==> flow/design.v <==
module gen_100101(clk, clr, din, dout);
	 input clk, clr;
	 input [5:0] din;
	 output 		 dout;
	 reg 				 dout;
	 reg [2:0] 	 counter;
	 reg 				 flip;
	 always @ (posedge clk or posedge clr)
		 if(clr)
			 begin
					counter <= 0;
					flip = 0;
			 end
		 else
			 if(counter < 5 && counter > 0)
				 if(flip == 0)
					 counter <= counter + 1;
				 else
					 counter <= counter - 1;
			 else if(counter == 5)
					if(flip == 0)
						flip = !flip;
					else
						counter <= counter - 1;
			 else if(counter == 0)
					if(flip == 1)
						flip = !flip;
					else
						counter <= counter + 1;
	 always @ (posedge clk or posedge clr)
		 if(clr)
			 dout <= 0;
		 else
			 case(counter)
				 0: dout=din[5];
				 1: dout=din[4];
				 2: dout=din[3];
				 3: dout=din[2];
				 4: dout=din[1];
				 5: dout=din[0];
			 endcase  
endmodule  
* Reports on gen_100101
What the tools print for gen_100101, step after step. Lines are those of the file above, counted from 1. Not given: -
Inputs: design top gen_100101, clock input clk, standard-cell library sky130hd, library corner tt_025C_1v80

* Word level
Counts by Yosys on the flattened word-level netlist (proc, flatten, opt, wreduce; memories kept). Register bits leave out memories and registers merged into their read ports (data or address). Print and check cells are left out. Cells with the same type and inputs are merged into one.
Word-level totals: flip-flop bits (word level) 5, bits in latches 0, RAM bits 0, ROM bits 0, word width x clocked read ports 0, memory cells 0, output and inout bits 1, elaborated cells 34
Operators by class: $add $sub $neg 2, multipliers 0, div/mod/pow operators 0, order comparisons 2, equality and inequality tests 7, shift-type cells 0, multiplexer cells 11, bitwise operators 1, reductions and logical operators 8
Operators by type and width (number):
- 3-bit 2-to-1 mux | 6
- 3-bit by 2-bit == test with 1-bit output (second input constant) | 2
- 3-bit == test (second input constant) | 2
- 6-bit nonzero test | 1
- 1-bit case mux with 6-bit select | 1
- 1-bit 2-to-1 mux | 4
- 3-bit by 1-bit adder with 3-bit output (second input constant) | 1
- 3-bit by 1-bit subtractor with 3-bit output (second input constant) | 1
- 3-bit by 1-bit greater-than comparator with 1-bit output (second input constant) | 1
- 3-bit by 1-bit == test with 1-bit output (second input constant) | 1
- 3-bit by 1-bit != test with 1-bit output (second input constant) | 1
- 3-bit less-than comparator (second input constant) | 1
- 3-bit != test (second input constant) | 1
- 3-bit zero test | 1
- 3-bit AND reduction | 1
- 3-bit nonzero test | 1
- 2-bit AND reduction | 1
- 2-bit nonzero test | 1
- 1-bit logical AND | 1
- 1-bit inverter | 1
- 1-bit zero test | 1

* Longest topological paths
Yosys ltp: most cells in a row. Word level: on the elaborated netlist, between registers, memories and ports. Mapped: between sequential cells and ports; inverters and the memories' decode and read muxes count.
Logic depth: depth after elaboration 5, ABC_AREA 0, mapped depth 6, depth with buffers taken out 6

* Mapped cells and area
Source: synth_stat.txt of the flow (Yosys; design flattened, memories mapped). It holds for the ABC_AREA given above (unset counts as 0); a run with the other value may have another netlist.
Synthesis totals: cells in the netlist 51, chip area (Yosys) 484.2 um^2, sequential area 125.1 um^2, flip-flops 5, buffers 0
Cells by type:
- sky130_fd_sc_hd__dfrtp_1 | number 5, area in all 125.12 um^2
- sky130_fd_sc_hd__ha_1 | number 8, area in all 100.096 um^2
- sky130_fd_sc_hd__mux2i_1 | number 2, area in all 20.019 um^2
- sky130_fd_sc_hd__inv_1 | number 5, area in all 18.768 um^2
- sky130_fd_sc_hd__nand2_1 | number 5, area in all 18.768 um^2
- sky130_fd_sc_hd__a211oi_1 | number 2, area in all 15.014 um^2
- sky130_fd_sc_hd__a21boi_0 | number 2, area in all 15.014 um^2
- sky130_fd_sc_hd__a21o_1 | number 2, area in all 15.014 um^2
- sky130_fd_sc_hd__a311oi_2 | number 1, area in all 15.014 um^2
- sky130_fd_sc_hd__nor2b_1 | number 2, area in all 12.512 um^2
- sky130_fd_sc_hd__o31ai_2 | number 1, area in all 12.512 um^2
- sky130_fd_sc_hd__mux2_2 | number 1, area in all 11.261 um^2
- sky130_fd_sc_hd__a21oi_1 | number 2, area in all 10.01 um^2
- sky130_fd_sc_hd__and4b_1 | number 1, area in all 10.01 um^2
- sky130_fd_sc_hd__a21oi_2 | number 1, area in all 8.758 um^2
- sky130_fd_sc_hd__a2bb2oi_1 | number 1, area in all 8.758 um^2
- sky130_fd_sc_hd__and3b_1 | number 1, area in all 8.758 um^2
- sky130_fd_sc_hd__o22a_1 | number 1, area in all 8.758 um^2
Other cell types: 8; their cells: 8.

* Worst setup path after synthesis
Path of least setup slack by OpenSTA after synthesis, without wires, with an ideal clock, recovery checks aside; 20% of the period is set as input and as output delay. Where synthesis merged equal registers, the netlist keeps one of their names.
Path after synthesis: kind register to register, start register counter[1], end register counter[1], clock period 1.99 ns, library setup time 0.092 ns, arrival 1.595 ns, setup slack 0.303 ns, path delay 1.687 ns, stages 7, synthesis period reached 1.687 ns
"path delay" is the arrival time less input delay plus setup time. "stages" counts driving pins, that of a launching flip-flop among them; a cell with two outputs on the path counts twice. "synthesis period reached" is the clock period less the worst setup slack; recovery checks do not enter. This is arithmetic on one report: input and output delays are still those of the set period (20% each). Between the ends stands the longest chain of elaborated cells between them, by number of cells; it is not shown to be the way that was timed. Of several equally long chains one is given. A line is the first line of the expression or statement that the cell stems from. Yosys adds cells for indexed reads and writes and turns some case tables into memories. A register here has more assigning lines than the two given.
Between the ends, after synthesis: cells stage by stage sky130_fd_sc_hd__dfrtp_1 sky130_fd_sc_hd__inv_1 sky130_fd_sc_hd__ha_1 sky130_fd_sc_hd__and4b_1 sky130_fd_sc_hd__a311oi_2 sky130_fd_sc_hd__nand2_2 sky130_fd_sc_hd__o31ai_2, length of the longest elaborated chain 5
Ends and longest elaborated chain, after synthesis:
- start, declared | line 6 | reg [2:0] counter;
- start, assigned | line 17 | counter <= counter + 1;
- start, assigned | line 19 | counter <= counter - 1;
- 3-bit by 1-bit adder with 3-bit output | line 29 | counter <= counter + 1;
- 3-bit 2-to-1 mux | line 26 | if(flip == 1)
- 3-bit 2-to-1 mux | line 25 | else if(counter == 0)
- 3-bit 2-to-1 mux | line 20 | else if(counter == 5)
- 3-bit 2-to-1 mux | line 15 | if(counter < 5 && counter > 0)
- end, assigned | line 17
- end, assigned | line 19
- end, declared | line 6

* Path in the finished layout
From the final timing report of job 1: the path of least setup slack in the routed layout; clock arrival at registers is part of the times.
Path after layout: kind register to register, start register counter[2], end register counter[1], clock period 1.72 ns, library setup time 0.09 ns, arrival 1.81 ns, setup slack 0.07 ns, stages 6
Between the ends stands the longest chain of elaborated cells between them, by number of cells; it is not shown to be the way that was timed. Of several equally long chains one is given. A register here has more assigning lines than the two given.
Between the ends, after layout: cells stage by stage sky130_fd_sc_hd__dfrtp_2 sky130_fd_sc_hd__ha_1 sky130_fd_sc_hd__a21oi_4 sky130_fd_sc_hd__mux2_4 sky130_fd_sc_hd__and3b_1 sky130_fd_sc_hd__o31ai_2, length of the longest elaborated chain 4
Ends and longest elaborated chain, after layout:
- start, declared | line 6 | reg [2:0] counter;
- start, assigned | line 17 | counter <= counter + 1;
- start, assigned | line 19 | counter <= counter - 1;
- 3-bit less-than comparator | line 15 | if(counter < 5 && counter > 0)
- 1-bit logical AND | line 15
- 3-bit nonzero test
- 3-bit AND reduction
- end, assigned | line 17
- end, assigned | line 19
- end, declared | line 6

Design gen_100101 on sky130hd. What follows are 2 stored runs of the flow, each under its own settings; their order means nothing. The constraints put input and output delay at 20% of the set period each and load the outputs with 0.01 pF.
"critical setup path time": the worst setup path's part of the clock period (all of it between registers, 20% less for each end at a port) less its slack. A launch clock that arrives late makes it longer, a capture clock that arrives late makes it shorter.
"total power of the final layout": no workload was simulated; the value follows from the tool's default switching activity.

* Job 1 | settings: period_ns 1.72; CAP_MARGIN 20; CORE_MARGIN 2; CORE_UTILIZATION 40; SLEW_MARGIN 20 | results: critical setup path time 1.65 ns; worst setup path kind register to register; total power of the final layout 0.0002869 W; standard-cell area after layout 775.7 um^2; synthesis area 484.2 um^2; full die area 1,504.7 um^2; smallest setup slack 0.072 ns; utilization of the finished layout 69.8 %
* Job 2 | settings: period_ns 1.94; CORE_UTILIZATION 32; CORE_MARGIN 8; CELL_PAD_IN_SITES_GLOBAL_PLACEMENT 1; TNS_END_PERCENT 10; GPL_TIMING_DRIVEN 1; CTS_CLUSTER_DIAMETER 236; MIN_ROUTING_LAYER met1; CAP_MARGIN 20; SLEW_MARGIN 20 | results: standard-cell area after layout 635.6 um^2; total power of the final layout 0.000252 W; smallest setup slack 0.158 ns; utilization of the finished layout 43.7 %; critical setup path time 1.78 ns; worst setup path kind register to register; synthesis area 484.2 um^2; full die area 3,014.0 um^2
